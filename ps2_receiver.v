==> flow/design.v <==
`timescale 1ns / 1ps
module ps2_module(
    input wire       clk,
    input wire       reset,
    input wire [7:0] in,
    output reg [23:0] out_bytes,
    output reg       done
);
    localparam BYTE1 = 2'b00,
               BYTE2 = 2'b01,
               BYTE3 = 2'b10,
               DONE  = 2'b11;
    reg [1:0] state, next_state;
    reg [7:0] byte1;
    reg [7:0] byte2;
    reg [7:0] byte3;
    always @(posedge clk) begin
        if (reset)
            state <= BYTE1;
        else
            state <= next_state;
    end
    always @(*) begin
        next_state = state;
        case (state)
            BYTE1: begin
                if (in[3])
                    next_state = BYTE2;
                else
                    next_state = BYTE1;
            end
            BYTE2: next_state = BYTE3;
            BYTE3: next_state = DONE;
            DONE: begin
                if (in[3])
                    next_state = BYTE2;
                else
                    next_state = BYTE1;
            end
            default: next_state = BYTE1;
        endcase
    end
    always @(posedge clk) begin
        if (reset)
            done <= 1'b0;
        else
            done <= (next_state == DONE);   
    end
    always @(posedge clk) begin
        if (reset) begin
            byte1 <= 8'd0;
            byte2 <= 8'd0;
            byte3 <= 8'd0;
            out_bytes <= 24'd0;
        end
        else begin
            case (state)
                BYTE1: begin
                    if (in[3]) begin
                        byte1 <= in;                
                    end
                end
                BYTE2: begin
                    byte2 <= in;                    
                end
                BYTE3: begin
                    byte3 <= in;                    
                    out_bytes <= {byte1, byte2, in};  
                end
                DONE: begin
                    if (in[3]) begin
                        byte1 <= in;                
                    end
                end
                default: begin
                    byte1 <= 8'd0;
                    byte2 <= 8'd0;
                    byte3 <= 8'd0;
                    out_bytes <= 24'd0;
                end
            endcase
        end
    end
endmodule
# ---- Tool chain data of ps2_module
# What the tools print for ps2_module, step after step.
# Line numbers count from 1 in the design file above.
# Operators: Yosys type, input widths -> output width; for muxes data width and select width s.
# Library cell names are shortened.
# The mark -- stands for no value.
dict set report setup {
  top {ps2_module}
  clk_port {clk}
  lib {sky130hd}
  lib_corner {tt_025C_1v80}
}

# ---- Word level
# Counts by Yosys on the flattened word-level netlist (proc, flatten, opt, wreduce; memories kept). Register bits leave out memories and registers merged into their read ports (data or address). Print and check cells are left out.
dict set report word_totals {
  out_inout_bits 25
  register_bits 43
  wordCells 18
}
dict set report classes {
  reduce_logical 4
  eq_ne 5
  n_mux 4
}
# operator count
set op_table {}
lappend op_table {{$mux 8} 2}
lappend op_table {{$eq 2x2->1 const B} 3}
lappend op_table {{$pmux 2 s3} 1}
lappend op_table {{$eq 2x1->1 const B} 1}
lappend op_table {{$ne 2x1->1 const B} 1}
lappend op_table {{$logic_not 2->1} 1}
lappend op_table {{$reduce_and 2->1} 1}
lappend op_table {{$reduce_bool 2->1} 1}
lappend op_table {{$reduce_or 2->1} 1}
lappend op_table {{$mux 1} 1}

# ---- Logic depth
# Depth = most cells in a row (Yosys ltp): at word level without a register or memory, in the mapped netlist without a sequential cell, where the memories' decode and read muxes count.
dict set report logic_depth {
  ltp_word 4
  abc_area 1
  ltp_mapped 5
}

# ---- After synthesis
# Source: synth_stat.txt of the flow (Yosys; design flattened, memories mapped). It holds for the ABC_AREA given above (unset counts as 0); a run with the other value may have another netlist.
dict set report synth_totals {
  cells 186
  seqArea_um2 900.9
  synth_area_um2 1541.5
  buf_cells 10
  ffs 45
}
# type count
set types {}
lappend types {dfxtp_1 45}
lappend types {nor2_1 52}
lappend types {o21ai_0 31}
lappend types {a21oi_1 16}
lappend types {inv_1 10}
lappend types {nand3_1 7}
lappend types {nand2_1 8}
lappend types {buf_4 3}
lappend types {buf_6 2}
lappend types {buf_2 4}
lappend types {inv_2 3}
lappend types {nor2_4 1}
lappend types {o21ai_1 2}
lappend types {clkbuf_2 1}
lappend types {nor3_1 1}

# ---- Timing after synthesis
# Path of least setup slack by OpenSTA after synthesis, without wires, with an ideal clock, recovery checks aside; 20% of the period is set as input and as output delay. Where synthesis merged equal registers, the netlist keeps one of their names.
dict set report synth_timing {
  path_type {reg-to-reg}
  from {register state}
  to {register out_bytes[22]}
  slack_ps 396
  required_time_ps 1114
  driving_pins 5
  path_delay_ps 834
  clock_period_ps 1230
  arrival_ps 718
  synth_period_reached_ps 834
}
# "path_delay_ps" = arrival - input delay + setup time.
# "driving_pins" counts driving pins, that of a launching flip-flop among them; a cell with two outputs on the path counts twice.
# "synth_period_reached_ps" is the clock period less the worst setup slack; recovery checks do not enter. This is arithmetic on one report: input and output delays are still those of the set period (20% each).
# An end named without its bit number is one bit of that signal or, where synthesis recoded a state register, one of its new flip-flops.
# A register here has more assigning lines than the two given.
dict set report synth_between {
  path_cell_list {dfxtp_1 inv_2 buf_6 nor2_1 nor2_1}
}
# item line
set synth_lines {}
lappend synth_lines {{start, declared} 13} ;# reg [1:0] state, next_state;
lappend synth_lines {{start, assigned} 19} ;# state <= BYTE1;
lappend synth_lines {{start, assigned} 21} ;# state <= next_state;
lappend synth_lines {{end, assigned} 54} ;# out_bytes <= 24'd0;
lappend synth_lines {{end, assigned} 68} ;# out_bytes <= {byte1, byte2, in};
lappend synth_lines {{end, declared} 6} ;# output reg [23:0] out_bytes,
# Chain of elaborated cells between the ends: none given.

# ---- Timing after layout
# Path of least setup slack in the final report of run A (OpenROAD, finished layout, wires in). Where an end is a register, its clock arrival counts in the times.
# The path's times are printed in steps of 10 ps; the period is the one set.
dict set report layout_timing {
  path_type {reg-to-output}
  from {register out_bytes[1]}
  to {output port out_bytes[1]}
  slack_ps 60
  required_time_ps 820
  clock_period_ps 1020
  output_delay_ps 200
  driving_pins 2
  arrival_ps 760
}
# A register here has more assigning lines than the two given.
dict set report layout_between {
  path_cell_list {dfxtp_2 buf_6}
  elab_chain_cells 0
  cone_cells 0
  lines_between 0
}
# item line
set layout_lines {}
lappend layout_lines {{start, declared} 6} ;# output reg [23:0] out_bytes,
lappend layout_lines {{start, assigned} 54} ;# out_bytes <= 24'd0;
lappend layout_lines {{start, assigned} 68} ;# out_bytes <= {byte1, byte2, in};
lappend layout_lines {{end, declared} 6}

# 2 stored runs of ps2_module in the flow (synthesis by Yosys, layout by OpenROAD, sky130hd cells), in arbitrary order. Constraints: input delay and output delay 20% of the set period each, output load 0.01 pF.
# By "achieved_period_ps" is meant the clock period of the run minus its worst setup slack. This is arithmetic on one report: input and output delays are still those of the set period (20% each).
# "critical_path_time_ps" is the time allowed to the run's worst setup path (the clock period less input and output delay, where it has them) less its slack. Clock arrival times count: a late capture clock shortens it, a late launch clock lengthens it.
# By "power_total_mw" is meant OpenSTA's value without simulated activity: inputs other than the clock are taken to toggle once in ten clock periods, and the tool carries that through the logic.
# "critical_path_time_ps" is known to 10 ps.
run="run A" settings period_ns=1.02 CORE_UTILIZATION=24 SETUP_SLACK_MARGIN=0.3 PLACE_DENSITY_LB_ADDON=0.07 CORE_MARGIN=8 CELL_PAD_IN_SITES_GLOBAL_PLACEMENT=3 ABC_AREA=1 GPL_TIMING_DRIVEN=1 GPL_ROUTABILITY_DRIVEN=1 SLEW_MARGIN=15 MAX_ROUTING_LAYER="met5" CAP_MARGIN=20
run="run A" results design_die_area_um2=9242.9 synth_chip_area_um2=1541.5 final_hold_ws_ps=368 setup_tns_ps=0 achieved_period_ps=963 critical_path_time_ps=760 critical_path_type="reg-to-output" finish.utilization_pct=44.9 power_total_mw=4.001 stdcell_area_um2=2820.2 setup_worst_slack_ps=57
run="run B" settings period_ns=0.714 CORE_UTILIZATION=24 SETUP_SLACK_MARGIN=-0.01 CORE_ASPECT_RATIO=1.36 CORE_MARGIN=4 CELL_PAD_IN_SITES_GLOBAL_PLACEMENT=0 CELL_PAD_IN_SITES_DETAIL_PLACEMENT=2 CTS_CLUSTER_DIAMETER=220 MIN_ROUTING_LAYER="met1" CAP_MARGIN=20 SLEW_MARGIN=20
run="run B" results design_die_area_um2=8368.4 synth_chip_area_um2=1669.1 final_hold_ws_ps=202 setup_tns_ps=-11757 achieved_period_ps=949 critical_path_time_ps=950 critical_path_type="reg-to-reg" finish.utilization_pct=38.2 power_total_mw=4.785 stdcell_area_um2=2595.0 setup_worst_slack_ps=-235
